==> flow/design.v <==
package opl3_pkg;
	 parameter int CLK_FREQ = 315/88*1e6*4;
	 parameter SAMPLE_FREQ = 315/88*1e6*4/288;
    parameter REG_FILE_ADDRESS_WIDTH = $clog2('hF5);
    parameter REG_FILE_DATA_WIDTH = 8;
    parameter REG_TIMER_WIDTH = 8;
    parameter REG_CONNECTION_SEL_WIDTH = 6;
    parameter REG_MULT_WIDTH = 4;
    parameter REG_FNUM_WIDTH = 10;
    parameter REG_BLOCK_WIDTH = 3;
    parameter REG_WS_WIDTH = 3;
    parameter REG_ENV_WIDTH = 4;
    parameter REG_TL_WIDTH = 6;
    parameter REG_KSL_WIDTH = 2;
    parameter REG_FB_WIDTH = 3;
    parameter SAMPLE_WIDTH = 16;
    parameter DAC_OUTPUT_WIDTH = 24;
    parameter ENV_WIDTH = 9;
    parameter OP_OUT_WIDTH = 13;
    parameter PHASE_ACC_WIDTH = 20;
    parameter AM_VAL_WIDTH = 5;
    parameter ENV_RATE_COUNTER_OVERFLOW_WIDTH = 8;
    parameter CHANNEL_ACCUMULATOR_WIDTH = 19;    
    parameter NUM_BANKS = 2;
    parameter NUM_OPERATORS_PER_BANK = 18;
    parameter NUM_CHANNELS_PER_BANK = 9;
    parameter BANK_NUM_WIDTH = $clog2(NUM_BANKS);
    parameter OP_NUM_WIDTH = $clog2(NUM_OPERATORS_PER_BANK);
    parameter INSTANTIATE_TIMERS = 0;  
    parameter TIMER1_TICK_INTERVAL = 80e-6;   
    parameter TIMER2_TICK_INTERVAL = 320e-6;  
    typedef enum {
        OP_NORMAL,
        OP_BASS_DRUM,
        OP_HI_HAT,
        OP_TOM_TOM,
        OP_SNARE_DRUM,
        OP_TOP_CYMBAL
    } operator_t;
endpackage
module spdif_core
(
    input           clk_i,
    input           rst_i,
    input           bit_out_en_i,
    output          spdif_o,
	 input [63:0]    sample_i,  
    output reg      sample_req_o
);
reg signed [16:0]  audio_sample_q;
reg [8:0]   subframe_count_q;
reg         load_subframe_q;
reg [7:0]   preamble_q;
wire [31:0] subframe_w;
reg [5:0]   bit_count_q;
reg         bit_toggle_q;
reg         spdif_out_q;
reg [5:0]   parity_count_q;
always @ (posedge rst_i or posedge clk_i )
begin
    if (rst_i == 1'b1)
        subframe_count_q    <= 9'd0;
    else if (load_subframe_q)
    begin
        if (subframe_count_q == 9'd383)
            subframe_count_q <= 9'd0;
        else
            subframe_count_q <= subframe_count_q + 9'd1;
    end
end
reg signed [16:0] sample_buf_q;
always @ (posedge rst_i or posedge clk_i )
begin
   if (rst_i == 1'b1)
   begin
        audio_sample_q      <= 16'h0000;
        sample_buf_q        <= 16'h0000;
        sample_req_o        <= 1'b0;
   end
   else if (load_subframe_q)
   begin
        if (subframe_count_q[0] == 1'b0)
        begin
				audio_sample_q <= sample_i[15:0] + sample_i[31:16];
				sample_buf_q <= sample_i[47:32] + sample_i[63:48];
            sample_req_o <= 1'b1;
        end
        else
        begin
            audio_sample_q <= sample_buf_q;
            sample_req_o <= 1'b0;
        end
   end
   else
        sample_req_o <= 1'b0;
end
assign subframe_w[3:0] = 4'b0000;
assign subframe_w[7:4] = 4'b0000;
assign subframe_w[10:8] = 3'b000;
assign subframe_w[27:11] = audio_sample_q;  
assign subframe_w[28] = 1'b0;  
assign subframe_w[29] = 1'b0;
assign subframe_w[30] = 1'b0;
assign subframe_w[31] = 1'b0;
localparam PREAMBLE_Z = 8'b00010111;
localparam PREAMBLE_Y = 8'b00100111;
localparam PREAMBLE_X = 8'b01000111;
reg [7:0] preamble_r;
always @ *
begin
    if (subframe_count_q == 9'd0)
        preamble_r = PREAMBLE_Z;  
    else if (subframe_count_q[0] == 1'b1)
        preamble_r = PREAMBLE_Y;  
    else
        preamble_r = PREAMBLE_X;  
end
always @ (posedge rst_i or posedge clk_i )
if (rst_i == 1'b1)
    preamble_q  <= 8'h00;
else if (load_subframe_q)
    preamble_q  <= preamble_r;
always @ (posedge rst_i or posedge clk_i )
begin
   if (rst_i == 1'b1)
   begin
        parity_count_q  <= 6'd0;
   end
   else if (bit_out_en_i)
   begin
        if (bit_count_q < 6'd8)
        begin
            parity_count_q  <= 6'd0;
        end
        else if (bit_count_q < 6'd62)
        begin
            if (bit_count_q[0] == 0 && subframe_w[bit_count_q / 2] == 1'b1)
                parity_count_q <= parity_count_q + 6'd1;
        end
   end
end
always @ (posedge rst_i or posedge clk_i)
begin
    if (rst_i == 1'b1)
    begin
        bit_count_q     <= 6'b0;
        load_subframe_q <= 1'b1;
    end
    else if (bit_out_en_i)
    begin
        if (bit_count_q == 6'd63)
        begin
            bit_count_q     <= 6'd0;
            load_subframe_q <= 1'b1;
        end
        else
        begin
            bit_count_q     <= bit_count_q + 6'd1;
            load_subframe_q <= 1'b0;
        end
    end
    else
        load_subframe_q <= 1'b0;
end
always @ (posedge rst_i or posedge clk_i)
if (rst_i == 1'b1)
    bit_toggle_q    <= 1'b0;
else if (bit_out_en_i)
    bit_toggle_q <= ~bit_toggle_q;
reg bit_r;
always @ *
begin
    bit_r = spdif_out_q;
    if (bit_out_en_i)
    begin
        if (bit_count_q < 6'd8)
        begin
            bit_r = preamble_q[bit_count_q[2:0]];
        end
        else if (bit_count_q < 6'd62)
        begin
            if (subframe_w[bit_count_q / 2] == 1'b0)
            begin
                if (bit_toggle_q == 1'b0)
                    bit_r = ~spdif_out_q;
                else
                    bit_r = spdif_out_q;
            end
            else
                bit_r = ~spdif_out_q;
        end
        else
        begin
            if (parity_count_q[0] == 1'b0)
            begin
                if (bit_toggle_q == 1'b0)
                    bit_r = ~spdif_out_q;
                else
                    bit_r = spdif_out_q;
            end
            else
                bit_r = ~spdif_out_q;
        end
    end
end
always @ (posedge rst_i or posedge clk_i )
if (rst_i == 1'b1)
    spdif_out_q <= 1'b0;
else
    spdif_out_q <= bit_r;
assign spdif_o  = spdif_out_q;
endmodule
### Step by step through the tools: spdif_core

The steps from the RTL of spdif_core to its reports follow in flow order.
Lines are those of the file above, counted from 1.
Operators: Yosys type, input widths -> output width; for muxes data width and select width s.
The mark n/a stands for no value.

| design | value |
|---|---|
| top module | spdif_core |
| clock port | clk_i |
| standard-cell library | sky130hd |
| corner | tt_025C_1v80 |

### Word level

Counts by Yosys on the flattened word-level netlist (proc, flatten, opt, wreduce; memories kept). Register bits leave out memories and registers merged into their read ports (data or address). Print and check cells are left out. Cells with the same type and inputs are merged into one.

| word-level totals | value |
|---|---|
| word-level cells | 48 |
| bits in registers | 67 |
| output and inout port bits | 2 |
| input bits | 67 |

| operators by class | value |
|---|---|
| shifts and indexed selects | 2 |
| equal/unequal tests | 2 |
| reductions and logical operators | 6 |
| $add $sub $neg | 5 |
| magnitude comparators | 2 |
| bitwise logic cells | 4 |
| multiplexer cells | 17 |

Operators by type and width:

| operator | number |
|---|---|
| $add 16x16->17 | 2 |
| $shiftx 32x6->1 | 1 |
| $mux 6 | 4 |
| $mux 17 | 1 |
| $mux 7 | 2 |
| $add 6x1->6 const B | 2 |
| $add 9x1->9 const B | 1 |
| $eq 9x9->1 const B | 1 |
| $logic_not 9->1 | 1 |
| $mux 9 | 1 |
| $mux 1 | 9 |
| $shiftx 8x3->1 | 1 |
| $lt 6x4->1 const B | 1 |
| $lt 6x6->1 const B | 1 |
| $eq 6x6->1 const B | 1 |
| $not 1->1 | 4 |
| $reduce_bool 2->1 | 2 |
| $reduce_and 3->1 | 1 |
| $reduce_and 2->1 | 1 |
| $logic_and 1x1->1 | 1 |

### Logic depth

Depth = most cells in a row (Yosys ltp): at word level without a register or memory, in the mapped netlist without a sequential cell, where the memories' decode and read muxes count.

| depth | value |
|---|---|
| depth after elaboration | 5 |
| ABC_AREA | 0 |
| depth in mapped cells | 9 |
| gate-level depth less buffers | 9 |

### After synthesis

Source: synth_stat.txt of the flow (Yosys; design flattened, memories mapped). It holds for the ABC_AREA given above (unset counts as 0); a run with the other value may have another netlist.
Totals and module areas in this step are rounded.

Cell types:

| type | number | total area (um^2) |
|---|---|---|
| sky130_fd_sc_hd__dfrtp_1 | 57 | 1.43E+03 |
| sky130_fd_sc_hd__ha_1 | 35 | 437.92 |
| sky130_fd_sc_hd__nand2_1 | 58 | 217.709 |
| sky130_fd_sc_hd__o21ai_0 | 38 | 190.182 |
| sky130_fd_sc_hd__a21oi_1 | 32 | 160.154 |
| sky130_fd_sc_hd__xor2_1 | 18 | 157.651 |
| sky130_fd_sc_hd__nor2_1 | 40 | 150.144 |
| sky130_fd_sc_hd__xnor2_1 | 14 | 122.618 |
| sky130_fd_sc_hd__mux2i_1 | 9 | 90.086 |
| sky130_fd_sc_hd__a21o_1 | 10 | 75.072 |
| sky130_fd_sc_hd__mux4_2 | 3 | 67.565 |
| sky130_fd_sc_hd__clkbuf_1 | 16 | 60.058 |
| sky130_fd_sc_hd__mux2_2 | 5 | 56.304 |
| sky130_fd_sc_hd__nand3_1 | 11 | 55.053 |
| sky130_fd_sc_hd__a211oi_1 | 7 | 52.55 |
| sky130_fd_sc_hd__inv_1 | 14 | 52.55 |
| sky130_fd_sc_hd__a31oi_1 | 8 | 50.048 |
| sky130_fd_sc_hd__o211ai_1 | 6 | 45.043 |

Other cell types: 34; their cells: 69.

| mapped netlist | value |
|---|---|
| flip-flops | 58 |
| synthesis area | 4025 um^2 |
| buffers | 18 |
| sequential part of the area | 1453 um^2 |
| mapped cells | 450 |

### Worst setup path after synthesis

Source: OpenSTA report_checks on the synthesized netlist (no wires, ideal clock, input and output delay 20% of the period each), path of least setup slack; recovery checks are left aside. Register names are those of the netlist, which keeps one name where synthesis merged equal registers.

| path after synthesis | value |
|---|---|
| kind | in2reg |
| start point | in sample_i[32] |
| end point | reg sample_buf_q[16] |
| period | 2280 ps |
| slack | -73 ps |
| time at the first pin | 456 ps |
| data required time | 2152 ps |
| external input delay | 456 ps |
| setup time | 128 ps |
| buffers on the path | 0 |
| driving pins on the path | 9 |
| delay of the path | 1896 ps |
| data arrival time | 2224 ps |
| synthesis period reached | 2353 ps |

"delay of the path" = arrival - input delay + setup time.
"driving pins on the path": output pins that drive a net of the path, with the launching flip-flop's if there is one; two outputs of one cell count as two.
"synthesis period reached" = period - worst setup slack (recovery checks aside). The figure is calculated, with input and output delays left at 20% of the set period.
The rows between start and end are the longest chain of elaborated cells between them; the timing report does not say that the signal goes this way. Where chains are equally long, one stands for them.
Each line given opens the expression or statement behind the cell; cells for indexed reads and writes are added by Yosys, which also makes memories of some case tables.

| between the ends, after synthesis | value |
|---|---|
| cell sequence | sky130_fd_sc_hd__ha_1 -> sky130_fd_sc_hd__fa_1 -> sky130_fd_sc_hd__a21o_1 -> sky130_fd_sc_hd__a31oi_1 -> sky130_fd_sc_hd__nor4_1 -> sky130_fd_sc_hd__a211oi_1 -> sky130_fd_sc_hd__a21oi_1 -> sky130_fd_sc_hd__a21oi_1 -> sky130_fd_sc_hd__o21ai_0 |
| length of the longest elaborated chain | 1 |
| elaborated cells on any way between the ends | 1 |
| source lines of those cells | 1 |
| those cells by class | add/sub: 1 |

Ends and longest elaborated chain, after synthesis:

| item | line | text |
|---|---|---|
| from (decl) | 47 | `input [63:0] sample_i,` |
| $add 16x16->17 | 85 | `sample_buf_q <= sample_i[47:32] + sample_i[63:48];` |
| to (assign) | 77 | `sample_buf_q        <= 16'h0000;` |
| to (assign) | 85 |  |
| to (decl) | 71 | `reg signed [16:0] sample_buf_q;` |

### Path in the finished layout

From the final timing report of entry A: the path of least setup slack in the routed layout; clock arrival at registers is part of the times.
The report prints the path's times to 10 ps; the period is as set.

| path post-layout | value |
|---|---|
| kind | in2reg |
| start point | in sample_i[32] |
| end point | reg sample_buf_q[16] |
| external input delay | 770 ps |
| data required time | 4050 ps |
| buffers on the path | 1 |
| data arrival time | 3190 ps |
| driving pins on the path | 10 |
| period | 3850 ps |
| time at the first pin | 770 ps |
| setup time | 130 ps |
| slack | 860 ps |

The rows between start and end are the longest chain of elaborated cells between them; the timing report does not say that the signal goes this way. Where chains are equally long, one stands for them.

| between the ends, post-layout | value |
|---|---|
| cell sequence | sky130_fd_sc_hd__clkdlybuf4s50_1 -> sky130_fd_sc_hd__ha_1 -> sky130_fd_sc_hd__fa_1 -> sky130_fd_sc_hd__a21o_1 -> sky130_fd_sc_hd__a31oi_1 -> sky130_fd_sc_hd__nor4_1 -> sky130_fd_sc_hd__a211oi_1 -> sky130_fd_sc_hd__a21oi_1 -> sky130_fd_sc_hd__a21oi_1 -> sky130_fd_sc_hd__o21ai_0 |
| length of the longest elaborated chain | 1 |
| elaborated cells on any way between the ends | 1 |
| source lines of those cells | 1 |
| those cells by class | add/sub: 1 |

Ends and longest elaborated chain, post-layout:

| item | line | text |
|---|---|---|
| from (decl) | 47 | `input [63:0] sample_i,` |
| $add 16x16->17 | 85 | `sample_buf_q <= sample_i[47:32] + sample_i[63:48];` |
| to (assign) | 77 | `sample_buf_q        <= 16'h0000;` |
| to (assign) | 85 |  |
| to (decl) | 71 | `reg signed [16:0] sample_buf_q;` |

Subject: spdif_core on sky130hd, stored results

Hello all,

Settings and measured results of 2 stored flow runs for module spdif_core (sky130hd), not sorted in any way. The constraints put input and output delay at 20% of the set period each and load the outputs with 0.01 pF.
"reached clock period" = clock period - worst setup slack. The figure is calculated, with input and output delays left at 20% of the set period.
By "time of the worst setup path" is meant the share of the clock period that the worst setup path is allowed (20% is reserved at inputs, 20% at outputs), minus its slack. Clock arrival times at its registers enter into it.
By "total power after layout" is meant OpenSTA's value without simulated activity: inputs other than the clock are taken to toggle once in ten clock periods, and the tool carries that through the logic.
"time of the worst setup path" is given in steps of 10 ps.
The measured numbers are rounded.

#### Entry A

| setting | value |
|---|---|
| period_ns | `3.85` |
| CORE_UTILIZATION | `51` |
| SETUP_SLACK_MARGIN | `0.28` |
| CORE_ASPECT_RATIO | `1.19` |
| ABC_AREA | `0` |
| CTS_CLUSTER_DIAMETER | `200` |
| SLEW_MARGIN | `20` |
| CAP_MARGIN | `20` |
| CORE_MARGIN | `2` |

| result | value |
|---|---|
| synthesis area | 4025 um^2 |
| die footprint | 8622 um^2 |
| standard-cell area after layout | 4961 um^2 |
| utilization in the final report | 64.4 % |
| setup slack of the critical path | 864 ps |
| total negative slack on setup checks | 0 ps |
| worst hold slack after layout | 462 ps |
| total power after layout | 0.0021 W |
| reached clock period | 2986 ps |
| time of the worst setup path | 2220 ps |
| critical path type | in2reg |

#### Entry B

| setting | value |
|---|---|
| period_ns | `3.45` |
| CORE_UTILIZATION | `64` |
| SETUP_SLACK_MARGIN | `0.67` |
| PLACE_DENSITY_LB_ADDON | `0.3` |
| CORE_MARGIN | `2` |
| CELL_PAD_IN_SITES_GLOBAL_PLACEMENT | `1` |
| CELL_PAD_IN_SITES_DETAIL_PLACEMENT | `1` |
| GPL_TIMING_DRIVEN | `0` |
| SLEW_MARGIN | `30` |
| CAP_MARGIN | `20` |

No final report: placement broke off with FLW-0024.

Thanks
